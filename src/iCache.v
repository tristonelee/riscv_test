==> flow/design.v <==
`timescale 1ns/1ps
module ICache(input wire clk_in,
              input wire rst_in,
              input wire rdy_in,
              input wire flush_enable,
              input wire [31:0]fetch2iCache_address,
              input wire fetch2iCache_enable,
              output reg [31:0] iCache2fetch_return,
              output reg iCache2fetch_enable,
              output reg [31:0]iCache2fetch_pc,
              output reg [31:0]iCache2memCon_address,
              output reg iCache2memCon_enable,
              input wire [31:0] memCon2iCache_return,
              input wire memCon2iCache_enable,
              input wire memCon2iCache_is_returning
             );
reg[26:0] index_array[64-1:0];  
reg[32-1:0] data_array[64-1:0];
reg[31:0] current_ins;
wire[5:0] current_index = current_ins[5:0];
wire[5:0] fetch2iCache_index=fetch2iCache_address[5:0];
wire[25:0] fetch2iCache_tag=fetch2iCache_address[31:6];
reg if_stalling;
reg if_idle;
reg if_ignore;
integer i,j,index;
initial begin
    if_stalling <=1'b0;
    if_idle<=1'b0;
    current_ins <=32'd0;
    iCache2fetch_enable<=1'b0;
    iCache2memCon_enable<=1'b0;
    iCache2memCon_address<=32'd0;
    iCache2fetch_return<=32'd0;
    iCache2fetch_pc<=32'd0;
    for(i = 0;i<64;i = i+1) begin
        index_array[i] <= 0;
        data_array[i]<=32'd0;
    end
end
always @(posedge clk_in) begin
    if (rst_in) begin
        if_stalling <=1'b0;
        current_ins <=32'd0;
        if_idle<=1'b0;
        iCache2fetch_enable<=1'b0;
        iCache2memCon_enable<=1'b0;
        if_ignore<=1'b0;
    end
    else if (rdy_in) begin
        if(flush_enable) begin
            if_stalling <=1'b0;
            iCache2fetch_enable<=1'b0;
            iCache2memCon_enable<=1'b0;
            if(if_stalling&&!memCon2iCache_enable)
                if_ignore<=1'b1;
        end
        else begin
            if (fetch2iCache_enable == 1'b1) begin
                if(if_idle) begin
                    if_idle<=1'b0;
                    iCache2fetch_enable<=1'b0;
                    iCache2memCon_enable<=1'b0;
                end
                else if(!if_stalling) begin
                    current_ins <= fetch2iCache_address;
                    if (index_array[fetch2iCache_index][26]&&index_array[fetch2iCache_index][26-1:0] == fetch2iCache_tag) begin
                        iCache2fetch_return <= data_array[fetch2iCache_index];
                        iCache2fetch_enable <= 1'b1;
                        iCache2fetch_pc     <= fetch2iCache_address;
                        iCache2memCon_enable<=1'b0;
                        if_idle<=1'b1;
                    end
                    else  begin
                        iCache2memCon_enable  <=1'b1;
                        iCache2memCon_address <=fetch2iCache_address;
                        if_stalling           <=1'b1;
                        iCache2fetch_enable   <=1'b0;
                    end
                end
                else begin
                    if(memCon2iCache_is_returning&&!if_ignore) begin
                        iCache2memCon_enable<=1'b0;
                    end
                    if(memCon2iCache_enable) begin
                        if(!if_ignore) begin
                            iCache2fetch_enable <=1'b1;
                            iCache2fetch_pc     <=current_ins;
                            iCache2fetch_return <=memCon2iCache_return;
                            if_stalling         <=1'b0;
                            index_array[current_index]<={1'b0,current_ins[31:6]};
                            data_array[current_index]<=memCon2iCache_return;
                            if_idle<=1'b1;
                        end
                        else begin
                            if_ignore<=1'b0;
                        end
                    end
                end
            end
        end
    end
end
endmodule
==> Step by step through the tools: ICache <==
Tool output for the design above, in the order of the flow.
Line numbers count from 1 in the design file above.
Library cell names are shortened.
{ "setup": {"design": "ICache", "clock_port": "clk_in", "library": "sky130hd", "corner": "tt_025C_1v80"} }

==> Elaborated design <==
Yosys after proc, flatten, opt, wreduce and memory -nomap, before mapping. Memory bits, and registers merged into a memory's read port (data or address), are not among the register bits. Print and check cells are not counted. Equal cells are merged and count once.
Yosys's memory passes give these memory sizes; they may raise the number of words (mostly to a power of two), join words into wider ones and drop unused or constant bits.
{ "word_totals": {"mem_bits_ro": 0, "ram_bits": 3776, "clocked_rd_ports_x_width": 0, "latch_bits": 0, "reg_bits": 133, "mem_count": 2, "inputBits": 71} }
{ "op_classes": {"n_addsub": 0, "div": 0, "n_mul": 0, "logic": 5, "n_reduce_logical": 17, "shifts": 0, "equal": 8, "n_cmp": 0, "muxes": 65} }
{ "mem_list": {"columns": ["name", "size", "width", "rd", "write_ports", "line_no", "rtl"], "rows": [
  ["data_array", 64, 32, 1, 1, 18, "reg[32-1:0] data_array[64-1:0];"],
  ["index_array", 64, 27, 1, 1, 17, "reg[26:0] index_array[64-1:0];"]
]} }
{ "ops": {"columns": ["op", "n"], "rows": [
  ["32-bit 2-to-1 mux", 14],
  ["27-bit 2-to-1 mux", 8],
  ["6-bit 2-to-1 mux", 8],
  ["1-bit 2-to-1 mux", 35],
  ["26-bit equality test", 1],
  ["3-bit AND reduction", 3],
  ["2-bit nonzero test", 4],
  ["8-bit AND reduction", 1],
  ["7-bit AND reduction", 1],
  ["2-bit inequality test with constant B", 3],
  ["6-bit AND reduction", 1],
  ["1-bit inverter", 5],
  ["5-bit AND reduction", 1],
  ["4-bit by 2-bit inequality test with 1-bit output with constant B", 1],
  ["4-bit by 3-bit inequality test with 1-bit output with constant B", 1],
  ["4-bit inequality test with constant B", 1],
  ["4-bit AND reduction", 1],
  ["1-bit logical AND", 3],
  ["1-bit zero test", 2],
  ["2-bit by 1-bit inequality test with 1-bit output with constant B", 1]
]} }

==> Depth <==
Depth = most cells in a row (Yosys ltp): at word level without a register or memory, in the mapped netlist without a sequential cell, where the memories' decode and read muxes count.
{ "depth": {"ltp_word": 8, "abc_area": 1, "ltp_mapped": 13, "ltp_nobuf": 9} }

==> After synthesis <==
Source: synth_stat.txt of the flow (Yosys; design flattened, memories mapped). It holds for the ABC_AREA given above (unset counts as 0); a run with the other value may have another netlist.
{ "mapped": {"synth_area_um2": 86744.4, "buffers": 466, "mapped_cells": 7094, "ff_cells": 2181} }
{ "by_type": {"columns": ["cell", "n", "type_area_um2"], "rows": [
  ["edfxtp_1", 2144, 6.44E+04],
  ["nand3_1", 1988, 9.95E+03],
  ["nand2_1", 2242, 8.42E+03],
  ["buf_2", 263, 1.32E+03],
  ["dfxtp_1", 37, 740.71],
  ["clkbuf_1", 112, 420.403],
  ["o21ai_0", 67, 335.322],
  ["buf_4", 41, 307.795],
  ["nor2_1", 71, 266.506],
  ["inv_1", 47, 176.419],
  ["buf_1", 45, 168.912],
  ["nand3_2", 8, 80.077],
  ["a21oi_1", 13, 65.062],
  ["buf_6", 5, 56.304],
  ["nor3_1", 3, 15.014],
  ["nor2_2", 2, 12.512],
  ["inv_6", 1, 8.758],
  ["a211oi_1", 1, 7.507]
]} }
Other cell types: 4; their cells: 4.

==> Timing after synthesis <==
OpenSTA on the mapped netlist: ideal clock, no wires. The path of least setup slack (recovery checks aside). Input and output delay are each 20% of the period. Register names are those of the netlist, which keeps one name where synthesis merged equal registers.
{ "synth_path": {"path_kind": "input to register", "startpoint": "in rst_in", "endpoint": "mem data_array[0][0]", "input_delay_ns": 1.716, "setup_ns": 0.421, "path_stages": 6, "slack_ns": 4.178, "required_ns": 8.159, "clock_period_ns": 8.58, "delay_ns": 2.685, "n_path_buf": 1, "arrival_time_ns": 3.980, "launch_ns": 1.716, "period_less_setup_slack_ns": 4.402} }
"delay_ns" is the arrival time less input delay plus setup time.
"path_stages": output pins that drive a net of the path, with the launching flip-flop's if there is one; two outputs of one cell count as two.
"period_less_setup_slack_ns" is the clock period less the worst setup slack; recovery checks do not enter. This is arithmetic on one report: input and output delays are still those of the set period (20% each).
The rows between start and end are the longest chain of elaborated cells between them; the timing report does not say that the signal goes this way. Where chains are equally long, one stands for them.
Each line given opens the expression or statement behind the cell; cells for indexed reads and writes are added by Yosys, which also makes memories of some case tables.
Only ways into the end's enable, where the timed path ends, are counted here.
{ "synth_between": {"cell_sequence": "clkbuf_1 -> nor3_1 -> nand3_1 -> nor2_2 -> nand3_2 -> nor2_1", "elab_chain_len": 1, "cone_cells": 2, "lines_between": 1} }
{ "synth_lines": {"columns": ["item", "line_no", "rtl"], "rows": [
  ["from (decl)", 3, "input wire rst_in,"],
  ["6-bit 2-to-1 mux", 42, "if (rst_in) begin"],
  ["to (decl)", 18, "reg[32-1:0] data_array[64-1:0];"]
]} }

==> Timing after layout <==
Path of least setup slack in the final report of run 1 (OpenROAD, finished layout, wires in). Where an end is a register, its clock arrival counts in the times.
{ "layout_path": {"path_kind": "register to register", "startpoint": "reg if_idle", "endpoint": "mem data_array[30][28]", "arrival_time_ns": 4.01, "path_stages": 10, "slack_ns": 0.34, "n_path_buf": 2, "launch_ns": 0.92, "setup_ns": 0.29, "required_ns": 4.35, "clock_period_ns": 3.69} }
The rows between start and end are the longest chain of elaborated cells between them; the timing report does not say that the signal goes this way. Where chains are equally long, one stands for them.
At most two assigning lines are given for a register; there are more.
Only ways into the end's enable, where the timed path ends, are counted here.
{ "layout_between": {"cell_sequence": "dfxtp_1 -> nor2_1 -> inv_1 -> nor3_1 -> nand3_2 -> nor2_2 -> nand3_2 -> buf_12 -> nor2_4 -> buf_4", "elab_chain_len": 5, "cone_cells": 10, "lines_between": 5} }
{ "layout_lines": {"columns": ["item", "line_no", "rtl"], "rows": [
  ["from (decl)", 24, "reg if_idle;"],
  ["from (assign)", 45, "if_idle<=1'b0;"],
  ["from (assign)", 61, "if_idle<=1'b0;"],
  ["6-bit 2-to-1 mux", 60, "if(if_idle) begin"],
  ["6-bit 2-to-1 mux", 59, "if (fetch2iCache_enable == 1'b1) begin"],
  ["6-bit 2-to-1 mux", 51, "if(flush_enable) begin"],
  ["6-bit 2-to-1 mux", 50, "else if (rdy_in) begin"],
  ["6-bit 2-to-1 mux", 42, "if (rst_in) begin"],
  ["to (decl)", 18, "reg[32-1:0] data_array[64-1:0];"]
]} }

Add stored flow runs of ICache

Measured data: module ICache, platform sky130hd, 2 stored runs of the flow under differing settings, order arbitrary. Input and output delays are each 20% of the period that was set; the output load is 0.01 pF.
"clock period reached": clock period set for the run, less the worst setup slack. It is reckoned from that one timing run; input and output delays stay at 20% of the period that was set.
"allowed time less slack (worst setup path)" means the part of the period allowed to the worst setup path (the constraints hold back 20% at inputs and 20% at outputs) less its slack; where the path has registers, the arrival times of their clocks count too.
"total power of the final layout" rests on the timing tool's default activity at the inputs, not on a simulated workload.

==> run 1: settings <==
{ "period_ns": 3.69, "CORE_UTILIZATION": 16, "PLACE_DENSITY_LB_ADDON": 0.08, "CORE_MARGIN": 9, "CELL_PAD_IN_SITES_GLOBAL_PLACEMENT": 1, "TNS_END_PERCENT": 75, "ABC_AREA": 1, "MIN_ROUTING_LAYER": "met2", "MAX_ROUTING_LAYER": "met4", "CAP_MARGIN": 20, "SLEW_MARGIN": 20 }
==> run 1: results <==
mapped cell area after synthesis: 86744.4 um^2
die footprint: 568984.0 um^2
std-cell area (final layout): 110933.0 um^2
final utilization: 20.5 %
smallest setup slack: 0.342 ns
summed negative setup slack: 0.000 ns
final worst hold slack: 0.128 ns
total power of the final layout: 59713 µW
clock period reached: 3.348 ns
allowed time less slack (worst setup path): 3.35 ns
worst setup path kind: register to register

==> run 2: settings <==
{ "period_ns": 5.68, "SETUP_SLACK_MARGIN": 0.89, "CAP_MARGIN": 20, "CORE_MARGIN": 2, "CORE_UTILIZATION": 40, "SLEW_MARGIN": 20 }
==> run 2: results <==
mapped cell area after synthesis: 83323.7 um^2
die footprint: 211977.0 um^2
std-cell area (final layout): 96586.4 um^2
final utilization: 46.6 %
smallest setup slack: 1.427 ns
summed negative setup slack: 0.000 ns
final worst hold slack: 0.452 ns
total power of the final layout: 33319 µW
clock period reached: 4.253 ns
allowed time less slack (worst setup path): 3.12 ns
worst setup path kind: input to register
